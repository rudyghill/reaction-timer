==> flow/design.v <==
module BCD_counter (EN,CLR,CLK,BCD0,BCD1,BCD2,BCD3, BCD4, BCD5);
	input EN,CLR,CLK;
	output reg [3:0] BCD0,BCD1,BCD2,BCD3,BCD4,BCD5;
	always @(posedge CLK)
	begin
		if (CLR)
		begin
			BCD0 <= 4'b0000;
			BCD1 <= 4'b0000;
			BCD2 <= 4'b0000;
			BCD3 <= 4'b0000;
			BCD4 <= 4'b0000;
			BCD5 <= 4'b0000;
		end
		else 
		begin
			if (EN)
		   begin
				if (BCD0 == 4'b1001)
				begin
					BCD0 <= 0;
					if (BCD1 == 4'b1001)
					begin
						BCD1 <= 0;
						if (BCD2 == 4'b1001)
						begin
							BCD2 <= 0;
							if (BCD3 == 4'b1001)
							begin
								BCD3 <= 0;
								if (BCD4 == 4'b1001)
								begin
									BCD4 <= 0;
									if (BCD5 == 4'b1001)
										BCD5 <= 0;
									else
										BCD5 <= BCD5 + 1;
								end
								else
									BCD4 <= BCD4 + 1;
							end
							else
								BCD3 <= BCD3 + 1;
						end
						else
							BCD2 <= BCD2 + 1;
					end
					else
						BCD1 <= BCD1 + 1;
				end
				else
					BCD0 <= BCD0 + 1;
			end
		end
	end
endmodule
# --- From RTL to reports: BCD_counter ---
# The steps from the RTL of BCD_counter to its reports follow in flow order.
# Lines are those of the file above, counted from 1.
# Operators: Yosys type, input widths -> output width; for muxes data width and select width s.
# Cell names lack the library's common part.
setup:
  top: "BCD_counter"
  clock: "CLK"
  lib: "sky130hd"
  corner: "tt_025C_1v80"

# --- Elaborated design ---
# Yosys after proc, flatten, opt, wreduce and memory -nomap, before mapping. Enables and synchronous resets that opt folds into registers are not counted as muxes. Memory bits, and registers merged into a memory's read port (data or address), are not among the register bits. Print and check cells are not counted. Equal cells are merged and count once.
word_totals:
  output_inout_bits: 24
  in_bits: 3
  reg_bits: 24
  wordCells: 29
op_classes:
  addsub: 6
  eq_ne: 6
  n_reduce_logical: 5
  mux: 6
ops:
  columns: ["operator", "n"]
  rows:
  - ["$add 4x1->4 const B", 6]
  - ["$eq 4x4->1 const B", 6]
  - ["$mux 4", 6]
  - ["$reduce_and 6->1", 1]
  - ["$reduce_and 5->1", 1]
  - ["$reduce_and 4->1", 1]
  - ["$reduce_and 3->1", 1]
  - ["$reduce_and 2->1", 1]

# --- Longest topological paths ---
# Depth = most cells in a row (Yosys ltp): at word level without a register or memory, in the mapped netlist without a sequential cell, where the memories' decode and read muxes count.
logic_depth:
  word_depth: 2
  ABC_AREA: 0
  mapped_depth: 6
  mapped_depth_nobuf: 4

# --- Netlist ---
# Yosys stat after the flow's synthesis: flattened, memories mapped to cells. It holds for the ABC_AREA given above (unset counts as 0); a run with the other value may have another netlist.
# Totals and module areas in this step are rounded.
synth_totals:
  synth_area_mm2: 0.0013
  buf_cells: 6
  flip_flops: 24
  cell_count: 152
  seq_area_mm2: 0.00048
by_type:
  columns: ["cell", "n", "type_area_um2"]
  rows:
  - ["dfxtp_1", 24, 480.461]
  - ["a21oi_1", 13, 65.062]
  - ["nor2_1", 15, 56.304]
  - ["nor2b_1", 9, 56.304]
  - ["o21ai_0", 11, 55.053]
  - ["or4_1", 6, 45.043]
  - ["buf_6", 3, 33.782]
  - ["nand3_1", 6, 30.029]
  - ["o31ai_1", 4, 30.029]
  - ["nand2_1", 7, 26.275]
  - ["xnor2_1", 3, 26.275]
  - ["xor2_1", 3, 26.275]
  - ["nand4_1", 4, 25.024]
  - ["and2b_1", 3, 22.522]
  - ["mux2_2", 2, 22.522]
  - ["mux2i_1", 2, 20.019]
  - ["nor4bb_1", 2, 20.019]
  - ["a31oi_1", 3, 18.768]
# Other cell types: 21; their cells: 32.

# --- Path before layout ---
# Source: OpenSTA report_checks on the synthesized netlist (no wires, ideal clock, input and output delay 20% of the period each), path of least setup slack; recovery checks are left aside. Register names are those of the netlist, which keeps one name where synthesis merged equal registers.
synth_timing:
  path_type: "input to register"
  startpoint: "input port EN"
  endpoint: "register BCD4[0]"
  path_delay_ps: 1228
  stages: 6
  slack_ps: 1605
  required_ps: 3419
  n_path_buf: 2
  launch_ps: 708
  setup_time_ps: 121
  arrival_time_ps: 1815
  period_ps: 3540
  in_delay_ps: 708
  period_less_setup_slack_ps: 1935
# "path_delay_ps" = arrival - input delay + setup time.
# "stages" counts driving pins, that of a launching flip-flop among them; a cell with two outputs on the path counts twice.
# "period_less_setup_slack_ps" is the clock period less the worst setup slack; recovery checks do not enter. This is arithmetic on one report: input and output delays are still those of the set period (20% each).
# The rows between start and end are the longest chain of elaborated cells between them; the timing report does not say that the signal goes this way. Where chains are equally long, one stands for them.
# A line is the first line of the expression or statement that the cell stems from. Yosys adds cells for indexed reads and writes and turns some case tables into memories.
# A register here has more assigning lines than the two given.
synth_via:
  cell_sequence: "and4b_1 buf_6 nand3_4 buf_6 nor4_1 mux2_2"
  elab_chain_cells: 1
  cone_cells: 1
  lines_between: 0
  classes_between: "reduce/logical: 1"
synth_lines:
  columns: ["item", "line_no", "rtl"]
  rows:
  - ["start: declaration", 2, "input EN,CLR,CLK;"]
  - ["$reduce_and 5->1", null, null]
  - ["end: assignment", 12, "BCD4 <= 4'b0000;"]
  - ["end: assignment", 40, "BCD4 <= BCD4 + 1;"]
  - ["end: declaration", 3, "output reg [3:0] BCD0,BCD1,BCD2,BCD3,BCD4,BCD5;"]

# --- Timing after layout ---
# From the final timing report of stored run 1: the path of least setup slack in the routed layout; clock arrival at registers is part of the times.
# The path's times are printed in steps of 10 ps; the period is the one set.
layout_timing:
  path_type: "register to register"
  startpoint: "register BCD1[2]"
  endpoint: "register BCD4[1]"
  setup_time_ps: 60
  period_ps: 1240
  required_ps: 1450
  n_path_buf: 0
  slack_ps: -340
  launch_ps: 270
  arrival_time_ps: 1790
  stages: 5
# The rows between start and end are the longest chain of elaborated cells between them; the timing report does not say that the signal goes this way. Where chains are equally long, one stands for them.
# A register here has more assigning lines than the two given.
layout_via:
  cell_sequence: "dfxtp_4 nor3b_4 nand3_2 or4_1 a21oi_1"
  elab_chain_cells: 2
  cone_cells: 2
  lines_between: 1
  classes_between: "eq/ne: 1; reduce/logical: 1"
layout_lines:
  columns: ["item", "line_no", "rtl"]
  rows:
  - ["start: declaration", 3, "output reg [3:0] BCD0,BCD1,BCD2,BCD3,BCD4,BCD5;"]
  - ["start: assignment", 9, "BCD1 <= 4'b0000;"]
  - ["start: assignment", 49, "BCD1 <= BCD1 + 1;"]
  - ["$eq 4x4->1", 22, "if (BCD1 == 4'b1001)"]
  - ["$reduce_and 5->1", null, null]
  - ["end: assignment", 12, "BCD4 <= 4'b0000;"]
  - ["end: assignment", 40, "BCD4 <= BCD4 + 1;"]
  - ["end: declaration", 3, null]

Record of 2 stored runs of the RTL-to-layout flow on BCD_counter, platform sky130hd. The runs are unordered. Constraints: input delay and output delay 20% of the set period each, output load 0.01 pF.
"achieved_clock_period_ps" is the run's clock period less its worst setup slack. It is reckoned from that one timing run; input and output delays stay at 20% of the period that was set.
"timing.worst_path_ps": the worst setup path's part of the clock period (all of it between registers, 20% less for each end at a port) less its slack. A launch clock that arrives late makes it longer, a capture clock that arrives late makes it shorter.
"power_mw" is the tool's figure for a default switching activity; nothing was simulated.
"timing.worst_path_ps" is given in steps of 10 ps.
Measured values are rounded.

--- stored run 1 ---
==> flow/run.sh <==
#!/bin/bash
# the make line also repeats the synthesis and layout settings of config.mk as NAME=value (left out here)
make -C /OpenROAD-flow-scripts/flow DESIGN_CONFIG=/design/flow/config.mk WORK_HOME=/design/flow/orfs CLKGATE_MAP_FILE= finish
==> flow/config.mk <==
export PLATFORM = sky130hd
export DESIGN_NAME = BCD_counter
export DESIGN_NICKNAME = BCD_counter
export VERILOG_FILES = /design/flow/design.v
export SDC_FILE = /design/flow/constraint.sdc
export NUM_CORES = 4
export LEC_CHECK = 0
export CAP_MARGIN = 20
export CELL_PAD_IN_SITES_GLOBAL_PLACEMENT = 1
export CORE_MARGIN = 2
export CORE_UTILIZATION = 33
export CTS_CLUSTER_DIAMETER = 75
export CTS_CLUSTER_SIZE = 83
export GPL_TIMING_DRIVEN = 1
export HOLD_SLACK_MARGIN = 0.18
export MIN_ROUTING_LAYER = met2
export PLACE_DENSITY_LB_ADDON = 0.05
export SETUP_SLACK_MARGIN = 0.35
export SLEW_MARGIN = 20
export TNS_END_PERCENT = 60
==> flow/constraint.sdc <==
create_clock -name core_clock -period 1.24 [get_ports {CLK}]
set_input_delay 0.2480 -clock core_clock [delete_from_list [all_inputs] [get_ports {CLK}]]
set_output_delay 0.2480 -clock core_clock [all_outputs]
set_load 0.01 [all_outputs]

==> results, as YAML <==
results:
  synth_area_mm2: 0.0013
  die_area_mm2: 0.00445
  layout_stdcell_area_mm2: 0.00246
  utilization_frac: 0.662
  setup_ws_ps: -342
  tns_setup_ps: -4600
  hold_ws_ps: 492
  power_mw: 1.37
  achieved_clock_period_ps: 1582
  timing.worst_path_ps: 1580
  worstPathKind: "register to register"

--- stored run 2 ---
==> flow/run.sh <==
#!/bin/bash
# the make line also repeats the synthesis and layout settings of config.mk as NAME=value (left out here)
make -C /OpenROAD-flow-scripts/flow DESIGN_CONFIG=/design/flow/config.mk WORK_HOME=/design/flow/orfs CLKGATE_MAP_FILE= finish
==> flow/config.mk <==
export PLATFORM = sky130hd
export DESIGN_NAME = BCD_counter
export DESIGN_NICKNAME = BCD_counter
export VERILOG_FILES = /design/flow/design.v
export SDC_FILE = /design/flow/constraint.sdc
export NUM_CORES = 4
export LEC_CHECK = 0
export CAP_MARGIN = 15
export CELL_PAD_IN_SITES_DETAIL_PLACEMENT = 2
export CELL_PAD_IN_SITES_GLOBAL_PLACEMENT = 3
export CORE_MARGIN = 4
export CORE_UTILIZATION = 62
export CTS_CLUSTER_SIZE = 45
export GPL_TIMING_DRIVEN = 0
export PLACE_DENSITY = 0.38
export SETUP_SLACK_MARGIN = 0.57
export SLEW_MARGIN = 0
export TNS_END_PERCENT = 15
==> flow/constraint.sdc <==
create_clock -name core_clock -period 2.05 [get_ports {CLK}]
set_input_delay 0.4100 -clock core_clock [delete_from_list [all_inputs] [get_ports {CLK}]]
set_output_delay 0.4100 -clock core_clock [all_outputs]
set_load 0.01 [all_outputs]

==> results, as YAML <==
outcome: "incomplete, placement halted on GPL-0301"
