==> flow/design.v <==
module Go(clock, HEX0, HEX1, HEX2, HEX3, HEX4, HEX5);
	input clock;
	output reg [7:0] HEX0, HEX1, HEX2, HEX3, HEX4, HEX5;
	reg [2:0] state;
	initial state=3'b000;
	integer counter;
	parameter G=8'b10000010;
	parameter O=8'b11000000;
	parameter B=8'b10000000;
	parameter U=8'b11000001;
	parameter F=8'b10001110;
	parameter S=8'b10010010;
	parameter space=8'b11111111;
	always@(posedge clock)
		if (counter == 10000000) begin
		case(state)
			3'b000: begin
				HEX5=G;
				HEX4=O;
				HEX3=space;
				HEX2=B;
				HEX1=U;
				HEX0=F;
				state=3'b001;
			end
			3'b001: begin
				HEX5=O;
				HEX4=space;
				HEX3=B;
				HEX2=U;
				HEX1=F;
				HEX0=F;
				state=3'b0010;
			end
			3'b010: begin
				HEX5=space;
				HEX4=B;
				HEX3=U;
				HEX2=F;
				HEX1=F;
				HEX0=S;
				state=3'b011;
			end
			3'b011: begin
				HEX5=B;
				HEX4=U;
				HEX3=F;
				HEX2=F;
				HEX1=S;
				HEX0=space;
				state=3'b100;
			end
			3'b100: begin
				HEX5=U;
				HEX4=F;
				HEX3=F;
				HEX2=S;
				HEX1=space;
				HEX0=space;
				state=3'b101;
			end
			3'b101: begin
				HEX5=F;
				HEX4=F;
				HEX3=S;
				HEX2=space;
				HEX1=space;
				HEX0=space;
				state=3'b110;
			end
			3'b110: begin
				HEX5=F;
				HEX4=S;
				HEX3=space;
				HEX2=space;
				HEX1=space;
				HEX0=space;
				state=3'b111;
			end
			3'b111: begin
				HEX5=S;
				HEX4=space;
				HEX3=space;
				HEX2=space;
				HEX1=space;
				HEX0=space;
				state=3'b000;
			end
		endcase
		counter=0;
		end else begin
			counter=counter+1;
		end
endmodule 
### From RTL to reports: Go

What the tools print for Go, step after step.
Lines are those of the file above, counted from 1.
Operators: Yosys type, input widths -> output width; for muxes data width and select width s.
Cell names lack the library's common part.
A cell with - has no value.

* top: Go
* clock: clock
* library: sky130hd
* corner: tt_025C_1v80

### Word level

Source: Yosys, flattened and elaborated, memories not mapped. Widths are those after wreduce; folded enables and synchronous resets count as part of the registers. Registers that Yosys merges into a memory's read port (data or address) are not register bits. Print and check cells do not count. Equal cells are merged and count once.
Yosys's memory passes give these memory sizes; they may raise the number of words (mostly to a power of two), join words into wider ones and drop unused or constant bits.

* bits in registers: 80
* ROM bits: 352
* clocked read ports x word width: 44
* memories kept: 1
* bits of input ports: 1
* output and inout port bits: 48
* word-level cells: 10

Memories
* (no name shown): words 8, width 44, read ports 1, wr ports 0, RTL line 16 `case(state)`

* add/subtract/negate cells: 1
* equality and inequality tests: 1

Operators by type and width (number)
* $add 32x2->32 const B: 1
* $eq 32x25->1 const B: 1

### Logic depth

Yosys ltp: most cells in a row. Word level: on the elaborated netlist, between registers, memories and ports. Mapped: between sequential cells and ports; inverters and the memories' decode and read muxes count.

* depth in word-level cells: 1
* ABC_AREA: 0
* mapped depth: 7
* depth with buffers taken out: 6

### Synthesis result

The flow's flattened synthesis, as Yosys stat reports it; memories are mapped. The netlist is that of the ABC_AREA named above (0 if unset); the other value can give another one.
Totals and module areas in this step are rounded.

* standard cells after synthesis: 260
* cell area after synthesis: 0.0028 mm²
* sequential area: 0.00154 mm²
* flip-flop cells: 62
* buffers: 29

Cells by type
* edfxtp_1: number 30, area in all 900.864 µm²
* dfxtp_1: number 32, area in all 640.614 µm²
* buf_4: number 21, area in all 157.651 µm²
* xnor2_1: number 16, area in all 140.134 µm²
* ha_1: number 10, area in all 125.12 µm²
* nand4_1: number 16, area in all 100.096 µm²
* xor2_1: number 10, area in all 87.584 µm²
* nand2_1: number 22, area in all 82.579 µm²
* nor2_1: number 16, area in all 60.058 µm²
* nand3_1: number 11, area in all 55.053 µm²
* nor4_1: number 8, area in all 50.048 µm²
* and3_1: number 6, area in all 37.536 µm²
* inv_1: number 9, area in all 33.782 µm²
* a21boi_0: number 4, area in all 30.029 µm²
* o21ai_0: number 6, area in all 30.029 µm²
* a21oi_1: number 5, area in all 25.024 µm²
* buf_2: number 5, area in all 25.024 µm²
* nand2b_1: number 4, area in all 25.024 µm²

Not listed: further types 16, cells in them 29.

### Worst setup path after synthesis

Path of least setup slack by OpenSTA after synthesis, without wires, with an ideal clock, recovery checks aside; 20% of the period is set as input and as output delay. Where synthesis merged equal registers, the netlist keeps one of their names.

* path kind: flip-flop to flip-flop
* from: register counter[0]
* to: register HEX0[3]
* clock period: 2620 ps
* setup time: 376 ps
* launch time at the first pin: 0 ps
* arrival: 1721 ps
* data required time: 2244 ps
* setup slack: 523 ps
* path delay: 2097 ps
* stages on the path: 7
* buffers on the path: 1
* period reached after synthesis: 2097 ps

"path delay" = arrival - input delay + setup time.
"stages on the path" counts driving pins, that of a launching flip-flop among them; a cell with two outputs on the path counts twice.
"period reached after synthesis" = period - worst setup slack (recovery checks aside). The figure is calculated, with input and output delays left at 20% of the set period.
The rows between start and end are the longest chain of elaborated cells between them; the timing report does not say that the signal goes this way. Where chains are equally long, one stands for them.
Each line given opens the expression or statement behind the cell; cells for indexed reads and writes are added by Yosys, which also makes memories of some case tables.
A register here has more assigning lines than the two given.

* cells stage by stage: dfxtp_1 inv_1 ha_1 nor4b_1 nand4_1 nor4_1 buf_2
* cells in the longest elaborated chain: 1
* elaborated cells on any way between the ends: 1
* RTL lines with such cells: 1
* classes of those cells: eq/ne (1)

RTL lines, path after synthesis
* from (decl): RTL line 6 `integer counter;`
* from (assign): RTL line 90 `counter=0;`
* from (assign): RTL line 92 `counter=counter+1;`
* $eq 32x25->1: RTL line 15 `if (counter == 10000000) begin`
* to (assign): RTL line 50 `HEX0=space;`
* to (assign): RTL line 59 `HEX0=space;`
* to (decl): RTL line 3 `output reg [7:0] HEX0, HEX1, HEX2, HEX3, HEX4, HEX5;`

### Worst path after layout

From the final timing report of stored run 1: the path of least setup slack in the routed layout; clock arrival at registers is part of the times.
The path's times are printed in steps of 10 ps; the period is the one set.

* path kind: flip-flop to flip-flop
* from: register counter[17]
* to: register state[2]
* clock period: 2050 ps
* setup time: 270 ps
* launch time at the first pin: 320 ps
* arrival: 1880 ps
* data required time: 2100 ps
* setup slack: 220 ps
* stages on the path: 7
* buffers on the path: 3

The rows between start and end are the longest chain of elaborated cells between them; the timing report does not say that the signal goes this way. Where chains are equally long, one stands for them.
A register here has more assigning lines than the two given.

* cells stage by stage: dfxtp_2 nor4_1 nand3_1 nor4_4 buf_6 buf_12 clkbuf_16
* cells in the longest elaborated chain: 1
* elaborated cells on any way between the ends: 1
* RTL lines with such cells: 1
* classes of those cells: eq/ne (1)

RTL lines, path post-layout
* from (decl): RTL line 6 `integer counter;`
* from (assign): RTL line 90 `counter=0;`
* from (assign): RTL line 92 `counter=counter+1;`
* $eq 32x25->1: RTL line 15 `if (counter == 10000000) begin`
* to (assign): RTL line 24 `state=3'b001;`
* to (assign): RTL line 33 `state=3'b0010;`
* to (decl): RTL line 4 `reg [2:0] state;`

2 stored runs of Go in the flow (synthesis by Yosys, layout by OpenROAD, sky130hd cells), in arbitrary order. Constraints: input delay and output delay 20% of the set period each, output load 0.01 pF.
"reached clock period" = clock period - worst setup slack. The figure is calculated, with input and output delays left at 20% of the set period.
"worst path time" is the time allowed to the run's worst setup path (the clock period less input and output delay, where it has them) less its slack. Clock arrival times count: a late capture clock shortens it, a late launch clock lengthens it.
"worst path time" is given in steps of 10 ps.
The results are shown rounded.

### Stored run 1

==> flow/run.sh <==
#!/bin/bash
# the make line also repeats the synthesis and layout settings of config.mk as NAME=value (left out here)
make -C /OpenROAD-flow-scripts/flow DESIGN_CONFIG=/design/flow/config.mk WORK_HOME=/design/flow/orfs CLKGATE_MAP_FILE= finish
==> flow/config.mk <==
export PLATFORM = sky130hd
export DESIGN_NAME = Go
export DESIGN_NICKNAME = Go
export VERILOG_FILES = /design/flow/design.v
export SDC_FILE = /design/flow/constraint.sdc
export NUM_CORES = 4
export LEC_CHECK = 0
export ABC_AREA = 0
export CAP_MARGIN = 20
export CELL_PAD_IN_SITES_GLOBAL_PLACEMENT = 3
export CORE_MARGIN = 2
export CORE_UTILIZATION = 15
export CTS_CLUSTER_DIAMETER = 318
export CTS_CLUSTER_SIZE = 96
export GPL_ROUTABILITY_DRIVEN = 0
export MIN_ROUTING_LAYER = met2
export PLACE_DENSITY_LB_ADDON = 0.23
export SETUP_SLACK_MARGIN = 0.45
export SLEW_MARGIN = 20
==> flow/constraint.sdc <==
create_clock -name core_clock -period 2.05 [get_ports {clock}]
set_input_delay 0.4100 -clock core_clock [delete_from_list [all_inputs] [get_ports {clock}]]
set_output_delay 0.4100 -clock core_clock [all_outputs]
set_load 0.01 [all_outputs]

Results of stored run 1:
- Reached clock period: 1,826 ps
- Synthesized cell area: 0.0028 mm²
- Final utilization: 0.229
- Worst path time: 1,830 ps
- Critical path type: flip-flop to flip-flop
- Overall die area: 0.0198 mm²
- Worst hold slack in the final report: 436 ps
- Total negative slack: 0 ps
- Setup slack of the critical path: 224 ps

### Stored run 2

==> flow/run.sh <==
#!/bin/bash
# the make line also repeats the synthesis and layout settings of config.mk as NAME=value (left out here)
make -C /OpenROAD-flow-scripts/flow DESIGN_CONFIG=/design/flow/config.mk WORK_HOME=/design/flow/orfs CLKGATE_MAP_FILE= finish
==> flow/config.mk <==
export PLATFORM = sky130hd
export DESIGN_NAME = Go
export DESIGN_NICKNAME = Go
export VERILOG_FILES = /design/flow/design.v
export SDC_FILE = /design/flow/constraint.sdc
export NUM_CORES = 4
export LEC_CHECK = 0
export CAP_MARGIN = 40
export CELL_PAD_IN_SITES_DETAIL_PLACEMENT = 2
export CELL_PAD_IN_SITES_GLOBAL_PLACEMENT = 1
export CORE_MARGIN = 2
export CORE_UTILIZATION = 71
export GPL_TIMING_DRIVEN = 0
export PLACE_DENSITY_LB_ADDON = 0.13
export SETUP_SLACK_MARGIN = 0.49
export SLEW_MARGIN = 20
export TNS_END_PERCENT = 35
==> flow/constraint.sdc <==
create_clock -name core_clock -period 4.01 [get_ports {clock}]
set_input_delay 0.8020 -clock core_clock [delete_from_list [all_inputs] [get_ports {clock}]]
set_output_delay 0.8020 -clock core_clock [all_outputs]
set_load 0.01 [all_outputs]

Outcome of stored run 2: no results, placement failed with FLW-0024
