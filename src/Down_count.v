==> flow/design.v <==
module Down_count(KEY,CLK,EN,CLR,Q,DONE);
	input KEY,CLK,EN,CLR;
	input [10:0] Q;
	output reg DONE;
	integer count;
	always @(posedge CLK)
	begin
		if (CLR)
			count <= Q;
		else if (EN & KEY)
		begin
			count <= count - 1;
			if (count == 0)
				DONE <= 1;
			else
				DONE <= 0;
		end
	end
endmodule
Reports on Down_count:

What the tools print for Down_count, step after step.
Line numbers count from 1 in the design file above.
Operators: Yosys type, input widths -> output width; for muxes data width and select width s.
Library cell names are shortened.
Not given: n/a

* top module: Down_count
* clock port: CLK
* cell library: sky130hd
* timing corner: tt_025C_1v80

Word-level counts:

Yosys after proc, flatten, opt, wreduce and memory -nomap, before mapping. Memory bits, and registers merged into a memory's read port (data or address), are not among the register bits. Print and check cells are not counted. Equal cells are merged and count once.

* flip-flop bits (word level): 33
* latch bits: 0
* RAM bits: 0
* memory bits (read-only): 0
* clocked read ports x word width: 0
* memory cells: 0
* output and inout bits: 1

* $add $sub $neg: 1
* multipliers: 0
* divide/modulo/power cells: 0
* order comparisons: 0
* equal/unequal tests: 0
* shift-type cells: 0
* multiplexer cells: 3
* bitwise logic cells: 2
* reductions and logical operators: 3

Operators by type and width (count)
* $sub 32x2->32 const B: 1
* $logic_not 32->1: 1
* $mux 11: 2
* $reduce_and 2->1: 1
* $reduce_bool 2->1: 1
* $and 1x1->1: 1
* $not 1->1: 1
* $mux 1: 1

Logic depth:

Longest topological path by Yosys (ltp), each cell counted once; first at word level (registers and memories cut), then after technology mapping (sequential cells cut; the memories' decode and read muxes count).

* word-level depth: 3
* ABC_AREA: 1
* mapped depth: 9
* mapped depth without buffers: 9

Netlist:

The flow's flattened synthesis, as Yosys stat reports it; memories are mapped. The netlist is that of the ABC_AREA named above (0 if unset); the other value can give another one.
Totals and module areas in this step are rounded.

* cells in the netlist: 303
* chip area (Yosys): 0.00218 mm^2
* sequential area: 0.000781 mm^2
* flip-flop cells: 33
* buffers: 4

Cell types (count)
* dfxtp_1: 21
* edfxtp_1: 12
* nor2_1: 68
* nand2_1: 63
* nor2_4: 12
* inv_1: 27
* nand2_4: 7
* nand3_1: 15
* nor2_2: 10
* a21oi_1: 12
* nor2_8: 3
* nand3_2: 3
* nor3_1: 6
* inv_2: 7
* xor2_1: 3
* nand4_1: 4
* o21ai_1: 4
* a31oi_1: 3

Not listed: further types 14, cells in them 23.

Path before layout:

Path of least setup slack by OpenSTA after synthesis, without wires, with an ideal clock, recovery checks aside; 20% of the period is set as input and as output delay. Where synthesis merged equal registers, the netlist keeps one of their names.

* kind: flip-flop to flip-flop
* start point: register count[0]
* end point: register count[10]
* clock period: 2.14 ns
* library setup time: 0.259 ns
* data arrival time: 1.218 ns
* data required time: 1.881 ns
* slack: 0.663 ns
* path delay: 1.477 ns
* stages: 8
* path buffers: 0
* synthesis period reached: 1.477 ns

"path delay" = arrival - input delay + setup time.
"stages" counts driving pins, that of a launching flip-flop among them; a cell with two outputs on the path counts twice.
"synthesis period reached" is the clock period less the worst setup slack; recovery checks do not enter. This is arithmetic on one report: input and output delays are still those of the set period (20% each).
The rows between start and end are the longest chain of elaborated cells between them; the timing report does not say that the signal goes this way. Where chains are equally long, one stands for them.
A line is the first line of the expression or statement that the cell stems from. Yosys adds cells for indexed reads and writes and turns some case tables into memories.

* path through: edfxtp_1 -> inv_2 -> ha_1 -> nand3_4 -> nor2_8 -> nand2_4 -> a21oi_1 -> a21oi_1
* length of the longest elaborated chain: 3
* elaborated cells between the ends (all ways): 3
* source lines of those cells: 3

RTL lines, path post-synthesis
* start, declared: RTL line 5 `integer count;`
* start, assigned: RTL line 9 `count <= Q;`
* start, assigned: RTL line 12 `count <= count - 1;`
* $sub 32x2->32: RTL line 12
* $mux 11: RTL line 10 `else if (EN & KEY)`
* $mux 11: RTL line 8 `if (CLR)`
* end, assigned: RTL line 9
* end, assigned: RTL line 12
* end, declared: RTL line 5

Timing after layout:

From the final timing report of run B: the path of least setup slack in the routed layout; clock arrival at registers is part of the times.

* kind: input port to flip-flop
* start point: input port CLR
* end point: register count[6]
* clock period: 2.46 ns
* library setup time: 0.35 ns
* data arrival time: 1.83 ns
* data required time: 2.39 ns
* slack: 0.56 ns
* stages: 4
* path buffers: 2

The rows between start and end are the longest chain of elaborated cells between them; the timing report does not say that the signal goes this way. Where chains are equally long, one stands for them.
The path ends at the enable pin of a flip-flop; only ways to that pin are counted.

* path through: clkdlybuf4s50_1 -> inv_1 -> buf_2 -> nand2_1
* length of the longest elaborated chain: 1
* elaborated cells between the ends (all ways): 1
* source lines of those cells: 0

RTL lines, path after layout
* start, declared: RTL line 2 `input KEY,CLK,EN,CLR;`
* $reduce_bool 2->1
* end, assigned: RTL line 9 `count <= Q;`
* end, assigned: RTL line 12 `count <= count - 1;`
* end, declared: RTL line 5 `integer count;`

Wiki page: Down_count / flow data

Down_count through Yosys and OpenROAD on sky130hd: 2 stored runs, unordered, with their settings and measured results. The constraints put input and output delay at 20% of the set period each and load the outputs with 0.01 pF.
"reached clock period" means the clock period less the worst setup slack. The figure is calculated, with input and output delays left at 20% of the set period.
"critical path time" = time allowed to the worst setup path (clock period - input delay - output delay, where it has them) - its slack; a late launch clock adds to it, a late capture clock takes from it.
"total power of the final layout" is the tool's figure for a default switching activity; nothing was simulated.
Measured values are rounded.

### Run A

==> flow/run.sh <==
#!/bin/bash
# the make line also repeats the synthesis and layout settings of config.mk as NAME=value (left out here)
make -C /OpenROAD-flow-scripts/flow DESIGN_CONFIG=/design/flow/config.mk WORK_HOME=/design/flow/orfs CLKGATE_MAP_FILE= finish
==> flow/config.mk <==
export PLATFORM = sky130hd
export DESIGN_NAME = Down_count
export DESIGN_NICKNAME = Down_count
export VERILOG_FILES = /design/flow/design.v
export SDC_FILE = /design/flow/constraint.sdc
export NUM_CORES = 4
export LEC_CHECK = 0
export CAP_MARGIN = 15
export CELL_PAD_IN_SITES_DETAIL_PLACEMENT = 2
export CELL_PAD_IN_SITES_GLOBAL_PLACEMENT = 0
export CORE_ASPECT_RATIO = 1.54
export CORE_MARGIN = 2
export CORE_UTILIZATION = 71
export CTS_CLUSTER_SIZE = 63
export MAX_ROUTING_LAYER = met4
export MIN_ROUTING_LAYER = met2
export PLACE_DENSITY_LB_ADDON = 0.05
export SETUP_SLACK_MARGIN = 0.52
export SLEW_MARGIN = 40
==> flow/constraint.sdc <==
create_clock -name core_clock -period 3.1 [get_ports {CLK}]
set_input_delay 0.6200 -clock core_clock [delete_from_list [all_inputs] [get_ports {CLK}]]
set_output_delay 0.6200 -clock core_clock [all_outputs]
set_load 0.01 [all_outputs]

Outcome of run A: no final report: placement broke off with DPL-0033

### Run B

==> flow/run.sh <==
#!/bin/bash
# the make line also repeats the synthesis and layout settings of config.mk as NAME=value (left out here)
make -C /OpenROAD-flow-scripts/flow DESIGN_CONFIG=/design/flow/config.mk WORK_HOME=/design/flow/orfs CLKGATE_MAP_FILE= finish
==> flow/config.mk <==
export PLATFORM = sky130hd
export DESIGN_NAME = Down_count
export DESIGN_NICKNAME = Down_count
export VERILOG_FILES = /design/flow/design.v
export SDC_FILE = /design/flow/constraint.sdc
export NUM_CORES = 4
export LEC_CHECK = 0
export ABC_AREA = 1
export CAP_MARGIN = 0
export CORE_MARGIN = 2
export CORE_UTILIZATION = 24
export GPL_TIMING_DRIVEN = 0
export MAX_ROUTING_LAYER = met5
export SETUP_SLACK_MARGIN = -0.08
export SLEW_MARGIN = 20
==> flow/constraint.sdc <==
create_clock -name core_clock -period 2.46 [get_ports {CLK}]
set_input_delay 0.4920 -clock core_clock [delete_from_list [all_inputs] [get_ports {CLK}]]
set_output_delay 0.4920 -clock core_clock [all_outputs]
set_load 0.01 [all_outputs]

Results of run B:
- Final utilization: 29.3 %
- Reached clock period: 1.900 ns
- Standard-cell area of the final layout: 0.00257 mm^2
- Critical path time: 1.41 ns
- Worst setup path kind: input port to flip-flop
- Setup slack of the worst path: 0.560 ns
- Cell area after synthesis: 0.00218 mm^2
- Post-route setup TNS: 0.000 ns
- Total power of the final layout: 1.23 mW
- Area inside the die boundary: 0.00986 mm^2
- Final worst hold slack: 0.511 ns
